==> flow/design.v <==
module GC_PollGen ( input clk , input ready , input oktosend , 
    output reg GC_poll , output reg GC_enable , input RUMBLE , input [2:0] connection_type
);
	reg [99:0] Data    = 100'b0001_0111_0001_0001_0001_0001_0001_0001_0001_0001_0001_0001_0001_0001_0111_0111_0001_0001_0001_0001_0001_0001_0001_0001_0111;
	parameter bits = 8; 
    parameter delay = 511;
	reg [bits:0] bit_counter = delay; 
	reg [6:0] clk_counter = 0; reg [6:0] readycnt;
always @ ( posedge clk ) begin  
    if ( connection_type == 1 ) begin
        Data[99:0] <= 100'b1111_1111_1111_1111_1111_1111_1111_1111_1111_1111_1111_1111_1111_1111_1111_1111_0001_0111_0001_0001_0001_0001_0001_0111_0111;  
    end
    else if ( connection_type == 0 ) begin
        Data[99:0] <= 100'b1111_1111_1111_1111_1111_1111_1111_1111_1111_1111_1111_1111_1111_1111_1111_1111_0001_0001_0001_0001_0001_0001_0001_0001_0111;  
    end
    else begin
        Data[99:0] <= 100'b0001_0111_0001_0001_0001_0001_0001_0001_0001_0001_0001_0001_0001_0001_0111_0111_0001_0001_0001_0001_0001_0001_0001_0001_0111;
    end
    if ( ready ) begin       
        readycnt <= 0;
        clk_counter <= 0;
        bit_counter <= delay;
    end
    else begin
        if ( oktosend ) begin
            readycnt <= readycnt + 1'b1;
        end
        if ( readycnt > 50 ) begin 
            readycnt <= 121;
            clk_counter <= clk_counter + 1'b1;
            if ( clk_counter == 78 ) begin 
                clk_counter <= 0;
                if ( bit_counter == 0 ) begin
                    GC_enable <= 1;         
                    bit_counter <= delay;
                end
                else if ( bit_counter < 100 && bit_counter > 0 ) begin
                    GC_enable <= 0;
                    if ( (bit_counter == 5 || bit_counter == 6) && connection_type == 3'b010 ) begin
                        GC_poll <= RUMBLE;
                    end
                    else begin
                        GC_poll <= Data[bit_counter];                        
                    end
                    bit_counter <= bit_counter - 1'b1;
                end
                else begin
                    GC_enable <= 1;
                    bit_counter <= bit_counter - 1'b1;
                end
            end
        end
    end
end
endmodule
-- Reports on GC_PollGen
The steps from the RTL of GC_PollGen to its reports follow in flow order.
Line numbers count from 1 in the design file above.
Operators carry their Yosys type and port widths (W data, S select, Z words).
A cell with n/a has no value.
- design top: GC_PollGen
- clock port: clk
- library: sky130hd
- timing corner: tt_025C_1v80

-- Elaborated design
Source: Yosys, flattened and elaborated, memories not mapped. Widths are those after wreduce. Registers that Yosys merges into a memory's read port (data or address) are not register bits. Print and check cells do not count. Equal cells are merged and count once.
- $add $sub $neg: 3
- noted multipliers: 0
- divide/modulo/power cells at 0
- magnitude comparators at 3
- eq/ne operators: 5
- shift operators: 1
- muxes and demuxes at 7
- bitwise logic cells: 2
- noted reductions and logical operators: 10
- operators with widths (cell ; count):
    $shiftx A100 B9 Y1 ; 1
    $mux W100 ; 1
    $mux W7 ; 3
    $eq A9 B3 Y1 const B ; 2
    $add A7 B1 Y7 const B ; 2
    $sub A9 B1 Y9 const B ; 1
    $gt A9 B1 Y1 const B ; 1
    $lt A9 B7 Y1 const B ; 1
    $logic_not A9 Y1 ; 1
    $mux W9 ; 1
    $gt A7 B6 Y1 const B ; 1
    $eq A7 B7 Y1 const B ; 1
    $reduce_and A5 Y1 ; 1
    $eq A3 B1 Y1 const B ; 1
    $eq A3 B2 Y1 const B ; 1
    $logic_not A3 Y1 ; 1
    $reduce_and A3 Y1 ; 1
    $logic_and A1 B1 Y1 ; 2
    $not A1 Y1 ; 2
    $reduce_and A2 Y1 ; 1
    $reduce_bool A2 Y1 ; 1
    $reduce_or A2 Y1 ; 1
    $mux W1 ; 2
    $logic_or A1 B1 Y1 ; 1
- flip-flop bits (word level): 125
- noted bits in latches: 0
- noted RAM bits: 0
- ROM bits: 0
- noted word width x clocked read ports: 0
- memory cells at 0
- output and inout port bits at 2
- elaborated cells at 38

-- Depth
Depth = most cells in a row (Yosys ltp): at word level without a register or memory, in the mapped netlist without a sequential cell, where the memories' decode and read muxes count.
- depth after elaboration: 4
- ABC_AREA: 0
- mapped depth: 9

-- Synthesis result
Yosys stat after the flow's synthesis: flattened, memories mapped to cells. It holds for the ABC_AREA given above (unset counts as 0); a run with the other value may have another netlist.
The area totals of this step are shown rounded.
- noted standard cells after synthesis: 177
- noted synthesis area: 0.00154 mm²
- sequential area: 0.000561 mm²
- noted mapped flip-flops: 27
- noted buffer cells: 10
- cells by type (type ; count ; total area (µm²)):
    sky130_fd_sc_hd__dfxtp_1 ; 25 ; 500.48
    sky130_fd_sc_hd__ha_1 ; 10 ; 125.12
    sky130_fd_sc_hd__nor2_1 ; 25 ; 93.84
    sky130_fd_sc_hd__xor2_1 ; 9 ; 78.826
    sky130_fd_sc_hd__edfxtp_1 ; 2 ; 60.058
    sky130_fd_sc_hd__a21oi_1 ; 9 ; 45.043
    sky130_fd_sc_hd__nor3_1 ; 9 ; 45.043
    sky130_fd_sc_hd__nand2_1 ; 11 ; 41.29
    sky130_fd_sc_hd__xnor2_1 ; 4 ; 35.034
    sky130_fd_sc_hd__buf_4 ; 4 ; 30.029
    sky130_fd_sc_hd__a21oi_2 ; 3 ; 26.275
    sky130_fd_sc_hd__o2111ai_1 ; 3 ; 26.275
    sky130_fd_sc_hd__o21ai_0 ; 5 ; 25.024
    sky130_fd_sc_hd__buf_6 ; 2 ; 22.522
    sky130_fd_sc_hd__inv_1 ; 6 ; 22.522
    sky130_fd_sc_hd__and4b_1 ; 2 ; 20.019
    sky130_fd_sc_hd__mux2i_1 ; 2 ; 20.019
    sky130_fd_sc_hd__o21ai_1 ; 4 ; 20.019
Not listed: further types 29, cells in them 42.

-- Path before layout
Path of least setup slack by OpenSTA after synthesis, without wires, with an ideal clock, recovery checks aside; 20% of the period is set as input and as output delay. Where synthesis merged equal registers, the netlist keeps one of their names.
- path type: flip-flop to flip-flop
- start: register bit_counter[0]
- end: register bit_counter[8]
- noted clock period: 3100 ps
- arrival: 1943 ps
- path slack: 1086 ps
- noted path delay: 2015 ps
- stages on the path: 7
- noted path buffers: 0
- synthesis period reached at 2014 ps
"path delay" = arrival - input delay + setup time.
"stages on the path" counts driving pins, that of a launching flip-flop among them; a cell with two outputs on the path counts twice.
"synthesis period reached" is the clock period less the worst setup slack; recovery checks do not enter. This is arithmetic on one report: input and output delays are still those of the set period (20% each).
Between the ends stands the longest chain of elaborated cells between them, by number of cells; it is not shown to be the way that was timed. Of several equally long chains one is given.
A line is the first line of the expression or statement that the cell stems from. Yosys adds cells for indexed reads and writes and turns some case tables into memories.
At most two assigning lines are given for a register; there are more.
- cell sequence: sky130_fd_sc_hd__dfxtp_1 > sky130_fd_sc_hd__inv_1 > sky130_fd_sc_hd__ha_1 > sky130_fd_sc_hd__or3b_4 > sky130_fd_sc_hd__or4_4 > sky130_fd_sc_hd__nor3_1 > sky130_fd_sc_hd__mux2i_1
- length of the longest elaborated chain at 2
- RTL lines, path post-synthesis (item ; RTL line ; text):
    from (decl) ; 7 ; reg [bits:0] bit_counter = delay;
    from (assign) ; 22 ; bit_counter <= delay;
    from (assign) ; 35 ; bit_counter <= delay;
    $sub A9 B1 Y9 ; 49 ; bit_counter <= bit_counter - 1'b1;
    $mux W9 ; 33 ; if ( bit_counter == 0 ) begin
    to (assign) ; 22 ;
    to (assign) ; 35 ;
    to (decl) ; 7 ;

-- Timing after layout
From the final timing report of run 1: the path of least setup slack in the routed layout; clock arrival at registers is part of the times.
The path's times are printed in steps of 10 ps; the period is the one set.
- path type: flip-flop to flip-flop
- start: register bit_counter[0]
- end: register bit_counter[2]
- noted clock period: 1400 ps
- arrival: 2400 ps
- path slack: -700 ps
- stages on the path: 8
- noted path buffers: 0
Between the ends stands the longest chain of elaborated cells between them, by number of cells; it is not shown to be the way that was timed. Of several equally long chains one is given.
At most two assigning lines are given for a register; there are more.
- cell sequence: sky130_fd_sc_hd__dfxtp_2 > sky130_fd_sc_hd__inv_4 > sky130_fd_sc_hd__ha_4 > sky130_fd_sc_hd__or3b_4 > sky130_fd_sc_hd__or4_4 > sky130_fd_sc_hd__nor3_4 > sky130_fd_sc_hd__nor3b_1 > sky130_fd_sc_hd__o21bai_1
- length of the longest elaborated chain at 2
- RTL lines, path after layout (item ; RTL line ; text):
    from (decl) ; 7 ; reg [bits:0] bit_counter = delay;
    from (assign) ; 22 ; bit_counter <= delay;
    from (assign) ; 35 ; bit_counter <= delay;
    $sub A9 B1 Y9 ; 49 ; bit_counter <= bit_counter - 1'b1;
    $mux W9 ; 33 ; if ( bit_counter == 0 ) begin
    to (assign) ; 22 ;
    to (assign) ; 35 ;
    to (decl) ; 7 ;

--- measured runs ---
Design GC_PollGen on sky130hd. What follows are 2 stored runs of the flow, each under its own settings; their order means nothing. The constraints put input and output delay at 20% of the set period each and load the outputs with 0.01 pF.
The measured numbers are rounded.

Run 1
Settings were period_ns = 1.4; CORE_UTILIZATION = 61; SETUP_SLACK_MARGIN = 0.14; CELL_PAD_IN_SITES_DETAIL_PLACEMENT = 0; GPL_ROUTABILITY_DRIVEN = 1; CTS_CLUSTER_SIZE = 32; CTS_CLUSTER_DIAMETER = 304; CAP_MARGIN = 20; CORE_MARGIN = 2; SLEW_MARGIN = 20
- standard-cell area after layout: 0.00235 mm²
- mapped cell area after synthesis at 0.00154 mm²
- noted the setup slack of the worst path: -698 ps
- final setup TNS at -12,500 ps
- noted the overall die area: 0.00295 mm²

Run 2
Settings were period_ns = 1.62; CORE_UTILIZATION = 19; SETUP_SLACK_MARGIN = -0.0; PLACE_DENSITY_LB_ADDON = 0.18; CELL_PAD_IN_SITES_DETAIL_PLACEMENT = 2; TNS_END_PERCENT = 70; ABC_AREA = 1; GPL_ROUTABILITY_DRIVEN = 1; SLEW_MARGIN = 10; MIN_ROUTING_LAYER = met2; CAP_MARGIN = 20; CORE_MARGIN = 2
- standard-cell area after layout: 0.00213 mm²
- mapped cell area after synthesis at 0.00163 mm²
- noted the setup slack of the worst path: 64 ps
- final setup TNS at 0 ps
- noted the overall die area: 0.00934 mm²
--- end ---
